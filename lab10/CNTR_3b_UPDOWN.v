==> flow/design.v <==
`timescale 1ns / 1ps
module CNTR_3b_UPDOWN(RST, HOLD, UP,EVEN,ODD, CLK, mealy, moore); 
    input  RST, UP, EVEN, ODD, CLK, HOLD; 
    output reg [2:0] mealy, moore;
    reg [2:0] NS, PS; 
    parameter [2:0] st_0= 2'b000, st_1 = 3'b001, st_2 = 3'b010,  st_3 = 3'b011,  st_4 = 3'b100, st_5 = 3'b101, st_6 = 3'b110, st_7 = 3'b111;
    always @ (negedge RST, posedge CLK)
       if (RST == 0) 
          PS <= st_0; 
       else
          PS <= NS; 
    always @ (*)
    begin
       mealy = 3'b000; moore = 3'b000;  
       case(PS)
          st_0:
          begin
             moore = 3'b000;
             if(HOLD != 1 )
	       begin
		if(UP==1)
		begin
			if(ODD != EVEN)
			begin
			if(EVEN == 1) NS = st_2;  
			else NS = st_1;
			end
			else NS = st_1;
		end
		else  
		begin
			if(ODD != EVEN)
			begin
			if(EVEN == 1) NS = st_6;  
			else NS = st_7;  
			end
			else NS = st_7;
		end
	     end
	     else NS = PS;  
          end
          st_1:
 	  begin
             moore = 3'b001;
             if(HOLD != 1 )
	       begin
		if(UP==1)
		begin	
			if(ODD != EVEN)
			begin
			if(ODD == 1) NS = st_3;  
			else NS = st_2;  
			end
			else NS = st_2;
		end
		else  
		begin	
			if(ODD != EVEN)
			begin
			if(ODD == 1) NS = st_7;  
			else NS = st_0;  
			end
			else NS = st_0;
		end
	     end
	     else NS = PS;  
	     end
          st_2:
          begin
             moore = 3'b010;
             if(HOLD != 1 )
	       begin
		if(UP==1)
		begin
			if(ODD != EVEN)
			begin
			if(EVEN == 1) NS = st_4;  
			else NS = st_3;  
			end
			else NS=st_3;
		end
		else  
		begin
			if(ODD != EVEN)
			begin
			if(EVEN == 1) NS = st_0;  
			else NS = st_1;  
			end
			else NS = st_1;
		end
	     end
	     else NS = PS;  
	     end
          st_3:
 	  begin
             moore = 3'b011;
             if(HOLD != 1 )
	       begin
		if(UP==1)
		begin
                        if(ODD != EVEN)
			begin
			if(ODD == 1) NS = st_5;  
			else NS = st_4;  
			end
			else NS = st_4;
		end
		else  
		begin
			if(ODD != EVEN)
			begin
			if(ODD == 1) NS = st_1;  
			else NS = st_2;  
			end
			else NS = st_2;
		end
	     end
	     else NS = PS;  
	     end
          st_4:
          begin
             moore = 3'b100;
             if(HOLD != 1 )
	       begin
		if(UP==1)
		begin
			if(ODD != EVEN)
			begin
			if(EVEN == 1) NS = st_6;  
			else NS = st_5;  
			end
			else NS = st_5;
		end
		else  
		begin
			if(ODD !=EVEN)
			begin
			if(EVEN == 1) NS = st_2;  
			else NS = st_3;  
			end
			else NS = st_3;
		end
	     end
	     else NS = PS;  
          end
          st_5:
 	  begin
             moore = 3'b101;
             if(HOLD != 1 )
	       begin
		if(UP==1)
		begin
			if(ODD != EVEN)
			begin
			if(ODD == 1) NS = st_7;  
			else NS = st_6;  
			end
			else NS = st_6;
		end
		else  
		begin
			if(ODD != EVEN)
			begin
			if(ODD == 1) NS = st_3;  
			else NS = st_4;  
			end
			else NS = st_4;
		end
	     end
	     else NS = PS;  
	     end
          st_6:
          begin
             moore = 3'b110;
             if(HOLD != 1 )
	       begin
		if(UP==1)
		begin
			if(ODD != EVEN)
			begin
			if(EVEN == 1) NS = st_0;  
			else NS = st_7;  
			end
			else NS = st_7;
		end
		else  
		begin
			if(ODD != EVEN)
			begin
			if(EVEN == 1) NS = st_4;  
			else NS = st_5;  
			end
			else NS = st_5;
		end
	     end
	     else NS = PS;  
          end
          st_7:
 	  begin
             moore = 3'b111;
             if(HOLD != 1 )
	       begin
		if(UP==1)
		begin
			if(ODD != EVEN)
			begin
			if(ODD == 1) NS = st_1;  
			else NS = st_0;  
			end
			else NS = st_0;
		end
		else  
		begin
			if(ODD != EVEN)
			begin
			if(ODD == 1) NS = st_5;  
			else NS = st_6;  
			end
			else NS = st_6;
		end
	     end
	     else NS = PS;  
	   end   
          default: NS = st_0; 
          endcase
       end        
endmodule
[Step by step through the tools: CNTR_3b_UPDOWN]
The steps from the RTL of CNTR_3b_UPDOWN to its reports follow in flow order.
Line numbers count from 1 in the design file above.
Cell names lack the library's common part.
The mark -- stands for no value.
Inputs
  design top: CNTR_3b_UPDOWN
  clock: CLK
  library: sky130hd
  timing corner: tt_025C_1v80

[Word-level counts]
Counts by Yosys on the flattened word-level netlist (proc, flatten, opt, wreduce; memories kept). Register bits leave out memories and registers merged into their read ports (data or address). Print and check cells are left out.
Word-level totals
  register bits after elaboration: 3
  elaborated cells: 69
  input bits: 6
  output and inout bits: 6
Cells by class
  equality and inequality tests: 16
  reductions and logical operators: 2
  multiplexer cells: 50
Operators with widths (count)
  3-bit 2-to-1 mux: 24
  3-bit case mux with 8-bit select: 2
  2-bit inequality test with constant B: 8
  1-bit 2-to-1 mux: 16
  2-bit 2-to-1 mux: 8
  3-bit equality test with constant B: 4
  8-bit AND reduction: 1
  3-bit by 2-bit equality test with 1-bit output with constant B: 2
  3-bit by 1-bit equality test with 1-bit output with constant B: 1
  3-bit logical NOT: 1
  1-bit inequality test: 1

[Logic depth]
Depth = most cells in a row (Yosys ltp): at word level without a register or memory, in the mapped netlist without a sequential cell, where the memories' decode and read muxes count.
Depth
  depth after elaboration: 5
  ABC_AREA: 0
  mapped depth: 4

[Synthesis result]
Yosys stat after the flow's synthesis: flattened, memories mapped to cells. It holds for the ABC_AREA given above (unset counts as 0); a run with the other value may have another netlist.
Synthesis totals
  flip-flop cells: 8
  standard cells after synthesis: 64
  synthesis area: 614.3 sq um
  buffer cells: 6
Cell types (count)
  dfrtp_1: 7
  mux2i_1: 4
  o21ai_0: 8
  and3b_1: 4
  o2111ai_1: 4
  a2111oi_2: 2
  a211oi_1: 4
  dfstp_2: 1
  nor2b_1: 4
  buf_4: 3
  or4_1: 3
  a2111oi_1: 2
  nor3_1: 4
  nand2b_1: 3
  nand2_1: 4
  nor4b_2: 1
  and4bb_1: 1
  buf_6: 1
Other cell types: 4; their cells: 4.

[Timing after synthesis]
OpenSTA on the mapped netlist: ideal clock, no wires. The path of least setup slack (recovery checks aside). Input and output delay are each 20% of the period. Register names are those of the netlist, which keeps one name where synthesis merged equal registers.
Timing path post-synthesis
  path type: flip-flop to output port
  start: register PS
  end: output moore[2]
  clock period: 1.39 ns
  delay of the path: 0.985 ns
  path buffers: 0
  slack: 0.127 ns
  arrival: 0.985 ns
  stages: 2
  synthesis period reached: 1.263 ns
"delay of the path" is the arrival time less input delay plus setup time.
A path that ends at an output port has no setup time.
"stages": output pins that drive a net of the path, with the launching flip-flop's if there is one; two outputs of one cell count as two.
"synthesis period reached" = period - worst setup slack (recovery checks aside). The figure is calculated, with input and output delays left at 20% of the set period.
Where an end lacks its bit number, it is one bit of the signal, or one of the new flip-flops if synthesis recoded a state register.
Between the ends stands the longest chain of elaborated cells between them, by number of cells; it is not shown to be the way that was timed. Of several equally long chains one is given.
A line is the first line of the expression or statement that the cell stems from. Yosys adds cells for indexed reads and writes and turns some case tables into memories.
On the way, post-synthesis
  path through: dfrtp_1 or4_1
  length of the longest elaborated chain: 2
  elaborated cells on any way between the ends: 9
  classes of those cells: eq/ne (7); mux (1); reduce/logical (1)
Ends and longest elaborated chain, post-synthesis
  start, declared: RTL line 5  | reg [2:0] NS, PS;
  start, assigned: RTL line 9  | PS <= st_0;
  start, assigned: RTL line 11  | PS <= NS;
  3-bit equality test: RTL line 15  | case(PS)
  3-bit case mux with 8-bit select: RTL line 15
  end, declared: RTL line 4  | output reg [2:0] mealy, moore;

[Timing after layout]
Path of least setup slack in the final report of record 1 (OpenROAD, finished layout, wires in). Where an end is a register, its clock arrival counts in the times.
Timing path after layout
  path type: flip-flop to output port
  start: register PS
  end: output moore[2]
  arrival: 1.39 ns
  slack: -0.58 ns
  path buffers: 2
  clock period: 1.01 ns
  stages: 4
Where an end lacks its bit number, it is one bit of the signal, or one of the new flip-flops if synthesis recoded a state register.
Between the ends stands the longest chain of elaborated cells between them, by number of cells; it is not shown to be the way that was timed. Of several equally long chains one is given.
On the way, after layout
  path through: dfrtp_1 buf_6 or4_4 buf_6
  length of the longest elaborated chain: 2
  elaborated cells on any way between the ends: 9
  classes of those cells: eq/ne (7); mux (1); reduce/logical (1)
Ends and longest elaborated chain, after layout
  start, declared: RTL line 5  | reg [2:0] NS, PS;
  start, assigned: RTL line 9  | PS <= st_0;
  start, assigned: RTL line 11  | PS <= NS;
  3-bit equality test: RTL line 15  | case(PS)
  3-bit case mux with 8-bit select: RTL line 15
  end, declared: RTL line 4  | output reg [2:0] mealy, moore;

Top module CNTR_3b_UPDOWN; platform sky130hd; tools Yosys and OpenROAD; 2 stored runs in no particular order. Input and output delays are each 20% of the period that was set; the output load is 0.01 pF.
"achieved clock period (ns)": clock period set for the run, less the worst setup slack. It is reckoned from that one timing run; input and output delays stay at 20% of the period that was set.
"worst setup path time (ns)": the worst setup path's part of the clock period (all of it between registers, 20% less for each end at a port) less its slack. A launch clock that arrives late makes it longer, a capture clock that arrives late makes it shorter.
By "finish__power__total" is meant OpenSTA's value without simulated activity: inputs other than the clock are taken to toggle once in ten clock periods, and the tool carries that through the logic.

settings of record 1
{
  "period_ns": 1.01,
  "CORE_UTILIZATION": 39,
  "SETUP_SLACK_MARGIN": 0.13,
  "PLACE_DENSITY_LB_ADDON": 0.15,
  "CELL_PAD_IN_SITES_GLOBAL_PLACEMENT": 3,
  "CELL_PAD_IN_SITES_DETAIL_PLACEMENT": 1,
  "GPL_ROUTABILITY_DRIVEN": 1,
  "CTS_CLUSTER_DIAMETER": 286,
  "CAP_MARGIN": 20,
  "CORE_MARGIN": 2,
  "SLEW_MARGIN": 20
}
report of record 1
yosys chip area after synthesis (um^2): 614.3
finish__design__die__area: 1908.8
finish__design__instance__area__stdcell: 1097.3
finish__design__instance__utilization: 0.7370
finish__timing__setup__ws: -0.580
finish__timing__setup__tns: -3.212
finish__timing__hold__ws: 0.220
finish__power__total: 1.550e-03
achieved clock period (ns): 1.590
worst setup path time (ns): 1.39
worst setup path kind: flip-flop to output port

settings of record 2
{
  "period_ns": 1.53,
  "SETUP_SLACK_MARGIN": 0.33,
  "CAP_MARGIN": 20,
  "CORE_MARGIN": 2,
  "CORE_UTILIZATION": 40,
  "SLEW_MARGIN": 20
}
report of record 2
yosys chip area after synthesis (um^2): 614.3
finish__design__die__area: 1865.4
finish__design__instance__area__stdcell: 969.7
finish__design__instance__utilization: 0.6590
finish__timing__setup__ws: -0.130
finish__timing__setup__tns: -0.335
finish__timing__hold__ws: 0.335
finish__power__total: 8.866e-04
achieved clock period (ns): 1.660
worst setup path time (ns): 1.35
worst setup path kind: flip-flop to output port
